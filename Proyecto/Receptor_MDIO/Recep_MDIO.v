==> flow/design.v <==
module Recep_MDIO(
    input rst,                   
    input MDC,                   
    input MDIO_OE,               
    input MDIO_OUT,              
    input [15:0] RD_DATA,        
    output reg [4:0] ADDR,       
    output reg MDIO_DONE,        
    output reg WR_STB,           
    output reg [15:0] WR_DATA,   
    output reg MDIO_IN           
);
reg [2:0] state;         
reg [5:0] count;         
reg [5:0] count_data;    
reg [31:0] REGISTRO;     
reg [1:0] bit_2_3;       
always @(posedge MDC) begin
    if (rst) begin
        case(state)
        0: begin
            if (count > 0) begin
                REGISTRO <= {REGISTRO[31:0], MDIO_OUT};
                count <= count - 1;
                state <= 0;
            end else begin
                bit_2_3 <= {REGISTRO[29], REGISTRO[28]}; 
                state <= 1;
            end
        end
        1: begin
            if (bit_2_3 == 2'b10)begin
                state <= 2;
            end else if (bit_2_3 == 2'b01) begin
                state <= 3;
            end
        end
        2: begin
            if (count_data > 0) begin
                MDIO_IN <= RD_DATA[count_data-1];
                count_data <= count_data - 1;
                state <= 2;                
            end else begin
                MDIO_IN <= 0;
                WR_STB <= 0;
                MDIO_DONE <= 1;
                state <= 4;
            end 
        end
        3:begin
            WR_DATA <= {REGISTRO[15:0]};
            ADDR <= {REGISTRO[28:23]};
            MDIO_DONE <= 1;
            WR_STB <= 1;
            state <= 4;
        end
        4:begin
            MDIO_DONE <= 0;
            WR_STB <= 0;
        end
        default: 
            state <= 0;
        endcase
    end else begin
        MDIO_IN <= 0;
        WR_DATA <= 16'b0;
        WR_STB <= 0;
        MDIO_DONE <= 0;
        ADDR <= 5'b0;
        state <= 0;
        REGISTRO <= 32'd0;
        count_data <= 5'd16;
        bit_2_3 <= 2'b00; 
        count <= 6'd32;
    end
end
endmodule
# == Step by step through the tools: Recep_MDIO ==
# The steps from the RTL of Recep_MDIO to its reports follow in flow order.
# Line numbers count from 1 in the design file above.
# Operators: Yosys type, input widths -> output width; for muxes data width and select width s.
# A cell with -- has no value.
# inputs
top,Recep_MDIO
clock_port,MDC
lib,sky130hd
corner,tt_025C_1v80

# == Elaborated design ==
# Source: Yosys, flattened and elaborated, memories not mapped. Widths are those after wreduce. Registers that Yosys merges into a memory's read port (data or address) are not register bits. Print and check cells do not count. Equal cells are merged and count once.
# classes
n_addsub,2
compare,2
equal,8
shift,1
muxes,10
bitwise,2
n_reduce_logical,7
# op_table
cell,n
$shiftx 16x32->1,1
$pmux 3 s5,1
$gt 6x1->1 const B,2
$reduce_and 2->1,5
$mux 3,3
$sub 6x1->7 const B,1
$eq 3x2->1 const B,2
$sub 6x1->6 const B,1
$pmux 1 s3,2
$mux 1,4
$eq 3x1->1 const B,1
$eq 3x3->1 const B,1
$ne 3x3->1 const B,1
$logic_not 3->1,1
$reduce_bool 3->1,1
$not 1->1,2
$eq 2x1->1 const B,1
$eq 2x2->1 const B,1
$ne 2x2->1 const B,1
# bits
regBits,71
inputBits,20
output_inout_bits,24
wordCells,42

# == Depth ==
# Depth = most cells in a row (Yosys ltp): at word level without a register or memory, in the mapped netlist without a sequential cell, where the memories' decode and read muxes count.
# depth
depth_word,4
abc_area,0
ltp_mapped,9
mapped_depth_nobuf,7

# == Netlist ==
# Yosys stat after the flow's synthesis: flattened, memories mapped to cells. It holds for the ABC_AREA given above (unset counts as 0); a run with the other value may have another netlist.
# The area totals of this step are shown rounded.
# types
cell_type,n,area_total_um2
sky130_fd_sc_hd__dfxtp_1,73,1.46E+03
sky130_fd_sc_hd__nand2_1,74,277.766
sky130_fd_sc_hd__mux2i_1,25,250.24
sky130_fd_sc_hd__nor2_1,46,172.666
sky130_fd_sc_hd__a21oi_1,33,165.158
sky130_fd_sc_hd__mux4_2,5,112.608
sky130_fd_sc_hd__xnor2_1,8,70.067
sky130_fd_sc_hd__clkbuf_1,14,52.55
sky130_fd_sc_hd__ha_1,3,37.536
sky130_fd_sc_hd__a211oi_1,4,30.029
sky130_fd_sc_hd__inv_1,7,26.275
sky130_fd_sc_hd__nor3b_1,3,22.522
sky130_fd_sc_hd__nor4_1,3,18.768
sky130_fd_sc_hd__xor2_1,2,17.517
sky130_fd_sc_hd__nand3_1,3,15.014
sky130_fd_sc_hd__o21a_1,2,15.014
sky130_fd_sc_hd__clkbuf_8,1,13.763
sky130_fd_sc_hd__buf_1,3,11.261
# Other cell types: 18; their cells: 20.
# synth_totals
cells,329
synth_area_um2,2920
seqArea_um2,1460
ff_cells,73
buffers,20

# == Path before layout ==
# OpenSTA on the mapped netlist: ideal clock, no wires. The path of least setup slack (recovery checks aside). Input and output delay are each 20% of the period. Register names are those of the netlist, which keeps one name where synthesis merged equal registers.
# synth_path
kind,input -> register
start,input RD_DATA[4]
end,register MDIO_IN
period_ns,4.49
in_delay_ns,0.898
setup_time_ns,0.115
t_first_pin_ns,0.898
t_arrival_ns,2.236
t_required_ns,4.375
slack_ns,2.138
path_delay_ns,1.453
path_stages,5
n_path_buf,0
period_less_setup_slack_ns,2.352
# "path_delay_ns" is the arrival time less input delay plus setup time.
# "path_stages": output pins that drive a net of the path, with the launching flip-flop's if there is one; two outputs of one cell count as two.
# "period_less_setup_slack_ns" is the clock period less the worst setup slack; recovery checks do not enter. This is arithmetic on one report: input and output delays are still those of the set period (20% each).
# Between the ends stands the longest chain of elaborated cells between them, by number of cells; it is not shown to be the way that was timed. Of several equally long chains one is given.
# A line is the first line of the expression or statement that the cell stems from. Yosys adds cells for indexed reads and writes and turns some case tables into memories.
# A register here has more assigning lines than the two given.
# synth_between
path_cell_list,sky130_fd_sc_hd__mux4_2 -> sky130_fd_sc_hd__mux2i_1 -> sky130_fd_sc_hd__nor2_1 -> sky130_fd_sc_hd__mux4_2 -> sky130_fd_sc_hd__a31o_1
elab_chain_len,2
# synth_rtl
item,line,source
start: declaration,6,"input [15:0] RD_DATA,"
$shiftx 16x32->1,40,MDIO_IN <= RD_DATA[count_data-1];
$mux 1,39,if (count_data > 0) begin
end: assignment,40,
end: assignment,44,MDIO_IN <= 0;
end: declaration,11,output reg MDIO_IN

# == Worst path after layout ==
# From the final timing report of run 1: the path of least setup slack in the routed layout; clock arrival at registers is part of the times.
# layout_path
kind,register -> register
start,register count_data[0]
end,register WR_STB
period_ns,4.26
setup_time_ns,0.13
t_first_pin_ns,0.33
t_arrival_ns,2.76
t_required_ns,4.46
slack_ns,1.71
path_stages,10
n_path_buf,2
# Between the ends stands the longest chain of elaborated cells between them, by number of cells; it is not shown to be the way that was timed. Of several equally long chains one is given.
# A register here has more assigning lines than the two given.
# layout_between
path_cell_list,sky130_fd_sc_hd__dfxtp_1 -> sky130_fd_sc_hd__buf_6 -> sky130_fd_sc_hd__inv_1 -> sky130_fd_sc_hd__ha_1 -> sky130_fd_sc_hd__clkbuf_8 -> sky130_fd_sc_hd__or4b_2 -> sky130_fd_sc_hd__o21ai_1 -> sky130_fd_sc_hd__o21ai_0 -> sky130_fd_sc_hd__a22oi_1 -> sky130_fd_sc_hd__nor2_1
elab_chain_len,3
# layout_rtl
item,line,source
start: declaration,15,reg [5:0] count_data;
start: assignment,41,count_data <= count_data - 1;
start: assignment,72,count_data <= 5'd16;
$gt 6x1->1,39,if (count_data > 0) begin
$mux 1,39,
$pmux 1 s3,20,case(state)
end: assignment,45,WR_STB <= 0;
end: assignment,54,WR_STB <= 1;
end: declaration,9,"output reg WR_STB,"

# Record of 2 stored runs of the RTL-to-layout flow on Recep_MDIO, platform sky130hd. The runs are unordered. Constraints: input delay and output delay 20% of the set period each, output load 0.01 pF.
# Values from the reports are rounded here.
# Settings: - = not set for that run.
stored run,period_ns,CORE_UTILIZATION,PLACE_DENSITY_LB_ADDON,CORE_ASPECT_RATIO,CELL_PAD_IN_SITES_DETAIL_PLACEMENT,ABC_AREA,GPL_TIMING_DRIVEN,GPL_ROUTABILITY_DRIVEN,CTS_CLUSTER_SIZE,CTS_CLUSTER_DIAMETER,SLEW_MARGIN,MIN_ROUTING_LAYER,MAX_ROUTING_LAYER,CAP_MARGIN,CORE_MARGIN,holdWs_ns,final_stdcell_area_um2,design.die.area_um2,setup_worst_slack_ns,timing.setup.tns_ns,ys_area_um2
run 1,4.26,37,0.0,1.61,1,0,0,0,23,318,15,met1,met4,20,2,0.456,3800,8640,1.71,0.000,2920
run 2,3.04,40,-,-,-,-,-,-,-,-,20,-,-,20,2,0.450,3650,8000,0.526,0.000,2920
