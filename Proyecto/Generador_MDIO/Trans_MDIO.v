==> flow/design.v <==
module Trans_MDIO (
    input clk,                   
    input rst,                   
    input [31:0] T_DATA,         
    input MDIO_START,            
    input MDIO_IN,               
    output reg [15:0] RD_DATA,   
    output reg DATA_RDY,         
    output reg MDC,              
    output reg MDIO_OE,          
    output reg MDIO_OUT          
);
reg [5:0]count;              
reg [2:0]state;              
reg [3:0]count_MDIO_IN;      
reg [1:0]bit_2_3;            
reg [5:0]count_MDIO_OE;      
always @(posedge clk) begin
    if (rst) begin
        MDC <= ~MDC;  
        case (state)
            0 : begin
                if (MDIO_START) begin
                    state <= 1;
                end
            end
            1 : begin
                if (count > 0) begin
                    MDIO_OUT <= T_DATA[count-1]; 
                    count <= count - 1;
                    state <= 1;
                end else begin
                    MDIO_OUT <= 0;
                    state <= 2;
                end  
            end
            2: begin
                bit_2_3 <= {T_DATA[29], T_DATA[28]};
                if (bit_2_3 == 2'b10)begin
                    state <= 4;
                end else if (bit_2_3 == 2'b01) begin
                    state <= 3;
                end
            end
            3: begin
                if (count_MDIO_OE > 0) begin
                    MDIO_OE <= 1;
                    count_MDIO_OE <= count_MDIO_OE - 1;
                    state <= 3;
                end else begin
                    MDIO_OE <= 0;
                    state <= 5;
                end                 
            end
            4: begin      
                if (count_MDIO_OE > 16) begin
                    MDIO_OE <= 1;
                    count_MDIO_OE <= count_MDIO_OE -1;
                    if (count_MDIO_IN < 16) begin
                        RD_DATA <= {RD_DATA[15:0], MDIO_IN};
                        count_MDIO_IN <= count_MDIO_IN + 1;
                    end
                    state <= 4;
                end else if (count_MDIO_OE <= 16) begin
                    MDIO_OE <= 0;
                    count_MDIO_OE <= count_MDIO_OE -1;
                    if (count_MDIO_OE > 0) begin
                        state <= 4;
                    end
                    else if (count_MDIO_OE == 0) begin
                        count_MDIO_OE <= 0;
                        DATA_RDY <= 1;
                        MDIO_OE <= 0;
                        state <= 5; 
                    end  
                end
            end
            5: begin
                DATA_RDY <= 0;
                RD_DATA <= 0;                   
            end
            default:
                state <= 0;
        endcase
    end else begin
    MDC <= 0;
    count_MDIO_IN <= 4'd0;
    DATA_RDY <= 0;
    state <= 0;
    count <= 6'd32;
    MDIO_OUT <= 0;
    bit_2_3 <= 2'b00;
    count_MDIO_OE <= 6'd32;
    MDIO_OE <= 0;
    RD_DATA <= 0;
    end
end
endmodule
=== Reports on Trans_MDIO ===
What the tools print for Trans_MDIO, step after step.
Line numbers count from 1 in the design file above.
Cell names lack the library's common part.
A cell with n/a has no value.

* Top module: Trans_MDIO
* Clock: clk
* Cell library: sky130hd
* Timing corner: tt_025C_1v80

=== After elaboration ===
Source: Yosys, flattened and elaborated, memories not mapped. Widths are those after wreduce. Registers that Yosys merges into a memory's read port (data or address) are not register bits. Print and check cells do not count. Equal cells are merged and count once.

* $add $sub $neg: 3
* Magnitude comparators: 5
* Reduce/logical cells: 11
* Shift-type cells: 1
* Equal/unequal tests: 18
* Muxes and demuxes: 29
* Bitwise logic cells: 2

{| class="wikitable"
|+ Operators by type and width
! kind !! number
|-
| 32-bit by 32-bit indexed select with 1-bit output || 1
|-
| 16-bit case mux with 2-bit select || 1
|-
| 16-bit two-way mux || 2
|-
| 6-bit two-way mux || 5
|-
| 3-bit two-way mux || 8
|-
| 3-bit case mux with 6-bit select || 1
|-
| 2-bit inequality test (second input constant) || 8
|-
| 6-bit by 1-bit > comparator with 1-bit output (second input constant) || 2
|-
| 6-bit case mux with 2-bit select || 1
|-
| 5-bit AND reduction || 2
|-
| 3-bit AND reduction || 3
|-
| 1-bit two-way mux || 8
|-
| 6-bit by 1-bit subtractor with 7-bit output (second input constant) || 1
|-
| 3-bit by 2-bit == test with 1-bit output (second input constant) || 2
|-
| 3-bit == test (second input constant) || 2
|-
| 3-bit inequality test (second input constant) || 2
|-
| 6-bit by 1-bit subtractor with 6-bit output (second input constant) || 1
|-
| 6-bit by 5-bit > comparator with 1-bit output (second input constant) || 1
|-
| 6-bit by 5-bit <= comparator with 1-bit output (second input constant) || 1
|-
| 6-bit zero test || 1
|-
| 4-bit by 5-bit less-than comparator with 1-bit output (second input constant) || 1
|-
| 2-bit AND reduction || 2
|-
| 2-bit nonzero test || 2
|-
| 4-bit by 1-bit adder with 4-bit output (second input constant) || 1
|-
| 4-bit inequality test (second input constant) || 1
|-
| 1-bit case mux with 2-bit select || 2
|-
| 3-bit by 1-bit == test with 1-bit output (second input constant) || 1
|-
| 3-bit zero test || 1
|}

Not listed: further kinds 4, cells in them 5.

* Bits in registers: 41
* Word-level cells: 79

=== Logic depth ===
Yosys ltp: most cells in a row. Word level: on the elaborated netlist, between registers, memories and ports. Mapped: between sequential cells and ports; inverters and the memories' decode and read muxes count.

* Word-level depth: 6
* ABC_AREA: 0
* Gate-level depth with buffers: 10
* Gate-level depth less buffers: 7

=== Mapped cells and area ===
The flow's flattened synthesis, as Yosys stat reports it; memories are mapped. The netlist is that of the ABC_AREA named above (0 if unset); the other value can give another one.
Totals and module areas in this step are rounded.

{| class="wikitable"
|+ Cell types
! type !! number !! area in all (µm²)
|-
| dfxtp_1 || 40 || 800.768
|-
| a21boi_0 || 20 || 150.144
|-
| mux4_2 || 6 || 135.13
|-
| nand3b_1 || 18 || 135.13
|-
| mux2i_1 || 13 || 130.125
|-
| o21ai_0 || 22 || 110.106
|-
| xnor2_1 || 6 || 52.55
|-
| and2_1 || 7 || 43.792
|-
| nor2b_1 || 7 || 43.792
|-
| ha_1 || 3 || 37.536
|-
| nand2_1 || 10 || 37.536
|-
| nor2_1 || 8 || 30.029
|-
| clkbuf_1 || 7 || 26.275
|-
| xor2_1 || 3 || 26.275
|-
| a21oi_1 || 5 || 25.024
|-
| or3_1 || 4 || 25.024
|-
| nor4b_4 || 1 || 23.773
|-
| buf_6 || 2 || 22.522
|}

Not listed: further types 22, cells in them 40.

* Buffer cells: 15
* Mapped flip-flops: 40
* Sequential area: 801 µm²
* Cell count: 222
* Synthesis area: 2110 µm²

=== Path before layout ===
OpenSTA on the mapped netlist: ideal clock, no wires. The path of least setup slack (recovery checks aside). Input and output delay are each 20% of the period. Register names are those of the netlist, which keeps one name where synthesis merged equal registers.

* Kind: flip-flop to flip-flop
* Start: register count[0]
* End: register MDIO_OUT
* Path delay: 2.174 ns
* Setup time: 0.124 ns
* Path buffers: 3
* Slack: 0.696 ns
* Required time: 2.746 ns
* Arrival: 2.050 ns
* Stages: 10
* Period: 2.87 ns
* Synthesis period reached: 2.174 ns

"path delay" = arrival - input delay + setup time.
"stages" counts driving pins, that of a launching flip-flop among them; a cell with two outputs on the path counts twice.
"synthesis period reached" = period - worst setup slack (recovery checks aside). The figure is calculated, with input and output delays left at 20% of the set period.
Between the ends stands the longest chain of elaborated cells between them, by number of cells; it is not shown to be the way that was timed. Of several equally long chains one is given.
A line is the first line of the expression or statement that the cell stems from. Yosys adds cells for indexed reads and writes and turns some case tables into memories.
At most two assigning lines are given for a register; there are more.

* Cells stage by stage: dfxtp_1 > buf_2 > inv_2 > ha_1 > buf_2 > buf_4 > mux4_2 > mux2_2 > o311ai_1 > o21ai_1
* Length of the longest elaborated chain: 3
* Elaborated cells on any way between the ends: 4

{| class="wikitable"
|+ Ends and longest elaborated chain, post-synthesis
! item !! RTL line !! source
|-
| start, declared || 13 || <nowiki>reg [5:0]count;</nowiki>
|-
| start, assigned || 30 || <nowiki>count <= count - 1;</nowiki>
|-
| start, assigned || 90 || <nowiki>count <= 6'd32;</nowiki>
|-
| 6-bit by 1-bit subtractor with 7-bit output || 29 || <nowiki>MDIO_OUT <= T_DATA[count-1];</nowiki>
|-
| 32-bit by 32-bit indexed select with 1-bit output || 29 ||
|-
| 1-bit two-way mux || 28 || <nowiki>if (count > 0) begin</nowiki>
|-
| end, assigned || 29 ||
|-
| end, assigned || 33 || <nowiki>MDIO_OUT <= 0;</nowiki>
|-
| end, declared || 11 || <nowiki>output reg MDIO_OUT</nowiki>
|}

=== Path in the finished layout ===
Path of least setup slack in the final report of job 1 (OpenROAD, finished layout, wires in). Where an end is a register, its clock arrival counts in the times.

* Kind: flip-flop to flip-flop
* Start: register count[0]
* End: register MDIO_OUT
* Slack: 0.54 ns
* Arrival: 2.75 ns
* Setup time: 0.11 ns
* Path buffers: 3
* Required time: 3.29 ns
* Stages: 10
* Period: 3.1 ns

Between the ends stands the longest chain of elaborated cells between them, by number of cells; it is not shown to be the way that was timed. Of several equally long chains one is given.
At most two assigning lines are given for a register; there are more.

* Cells stage by stage: dfxtp_1 > buf_2 > inv_2 > ha_1 > buf_2 > buf_4 > mux4_2 > mux2_2 > o311ai_1 > o21ai_1
* Length of the longest elaborated chain: 3
* Elaborated cells on any way between the ends: 4

{| class="wikitable"
|+ Ends and longest elaborated chain, after layout
! item !! RTL line !! source
|-
| start, declared || 13 || <nowiki>reg [5:0]count;</nowiki>
|-
| start, assigned || 30 || <nowiki>count <= count - 1;</nowiki>
|-
| start, assigned || 90 || <nowiki>count <= 6'd32;</nowiki>
|-
| 6-bit by 1-bit subtractor with 7-bit output || 29 || <nowiki>MDIO_OUT <= T_DATA[count-1];</nowiki>
|-
| 32-bit by 32-bit indexed select with 1-bit output || 29 ||
|-
| 1-bit two-way mux || 28 || <nowiki>if (count > 0) begin</nowiki>
|-
| end, assigned || 29 ||
|-
| end, assigned || 33 || <nowiki>MDIO_OUT <= 0;</nowiki>
|-
| end, declared || 11 || <nowiki>output reg MDIO_OUT</nowiki>
|}

Subject: Trans_MDIO on sky130hd, stored results

Hello all,

2 stored runs of Trans_MDIO in the flow (synthesis by Yosys, layout by OpenROAD, sky130hd cells), in arbitrary order. Constraints: input delay and output delay 20% of the set period each, output load 0.01 pF.
"achieved clock period" = clock period - worst setup slack. The figure is calculated, with input and output delays left at 20% of the set period.
"worst setup path time" is the time allowed to the run's worst setup path (the clock period less input and output delay, where it has them) less its slack. Clock arrival times count: a late capture clock shortens it, a late launch clock lengthens it.
"power" is the tool's figure for a default switching activity; nothing was simulated.
Results are given in rounded form.

Job 1
==> flow/run.sh <==
#!/bin/bash
# the make line also repeats the synthesis and layout settings of config.mk as NAME=value (left out here)
make -C /OpenROAD-flow-scripts/flow DESIGN_CONFIG=/design/flow/config.mk WORK_HOME=/design/flow/orfs CLKGATE_MAP_FILE= finish
==> flow/config.mk <==
export PLATFORM = sky130hd
export DESIGN_NAME = Trans_MDIO
export DESIGN_NICKNAME = Trans_MDIO
export VERILOG_FILES = /design/flow/design.v
export SDC_FILE = /design/flow/constraint.sdc
export NUM_CORES = 4
export LEC_CHECK = 0
export ABC_AREA = 0
export CAP_MARGIN = 20
export CELL_PAD_IN_SITES_DETAIL_PLACEMENT = 2
export CELL_PAD_IN_SITES_GLOBAL_PLACEMENT = 0
export CORE_MARGIN = 6
export CORE_UTILIZATION = 35
export GPL_ROUTABILITY_DRIVEN = 1
export GPL_TIMING_DRIVEN = 0
export MAX_ROUTING_LAYER = met5
export MIN_ROUTING_LAYER = met2
export SETUP_SLACK_MARGIN = 0.36
export SLEW_MARGIN = 10
export TNS_END_PERCENT = 50
==> flow/constraint.sdc <==
create_clock -name core_clock -period 3.1 [get_ports {clk}]
set_input_delay 0.6200 -clock core_clock [delete_from_list [all_inputs] [get_ports {clk}]]
set_output_delay 0.6200 -clock core_clock [all_outputs]
set_load 0.01 [all_outputs]

==> results of job 1 <==
chip area after synthesis (Yosys): 2110 µm²
die area: 8030 µm²
standard-cell area of the final layout: 2880 µm²
utilization: 51.0%
worst setup slack after layout: 0.538 ns
total negative slack: 0.000 ns
worst hold slack: 0.429 ns
power: 1440 uW
achieved clock period: 2.562 ns
worst setup path time: 2.56 ns
worst setup path kind: flip-flop to flip-flop

Job 2
==> flow/run.sh <==
#!/bin/bash
# the make line also repeats the synthesis and layout settings of config.mk as NAME=value (left out here)
make -C /OpenROAD-flow-scripts/flow DESIGN_CONFIG=/design/flow/config.mk WORK_HOME=/design/flow/orfs CLKGATE_MAP_FILE= finish
==> flow/config.mk <==
export PLATFORM = sky130hd
export DESIGN_NAME = Trans_MDIO
export DESIGN_NICKNAME = Trans_MDIO
export VERILOG_FILES = /design/flow/design.v
export SDC_FILE = /design/flow/constraint.sdc
export NUM_CORES = 4
export LEC_CHECK = 0
export CAP_MARGIN = 20
export CELL_PAD_IN_SITES_DETAIL_PLACEMENT = 1
export CORE_ASPECT_RATIO = 1.2
export CORE_MARGIN = 4
export CORE_UTILIZATION = 20
export PLACE_DENSITY_LB_ADDON = 0.09
export SETUP_SLACK_MARGIN = 0.5
export SLEW_MARGIN = 20
export TNS_END_PERCENT = 70
==> flow/constraint.sdc <==
create_clock -name core_clock -period 2.7 [get_ports {clk}]
set_input_delay 0.5400 -clock core_clock [delete_from_list [all_inputs] [get_ports {clk}]]
set_output_delay 0.5400 -clock core_clock [all_outputs]
set_load 0.01 [all_outputs]

==> results of job 2 <==
chip area after synthesis (Yosys): 2110 µm²
die area: 12300 µm²
standard-cell area of the final layout: 2980 µm²
utilization: 29.3%
worst setup slack after layout: 0.694 ns
total negative slack: 0.000 ns
worst hold slack: 0.412 ns
power: 1700 uW
achieved clock period: 2.006 ns
worst setup path time: 2.01 ns
worst setup path kind: flip-flop to flip-flop

Thanks
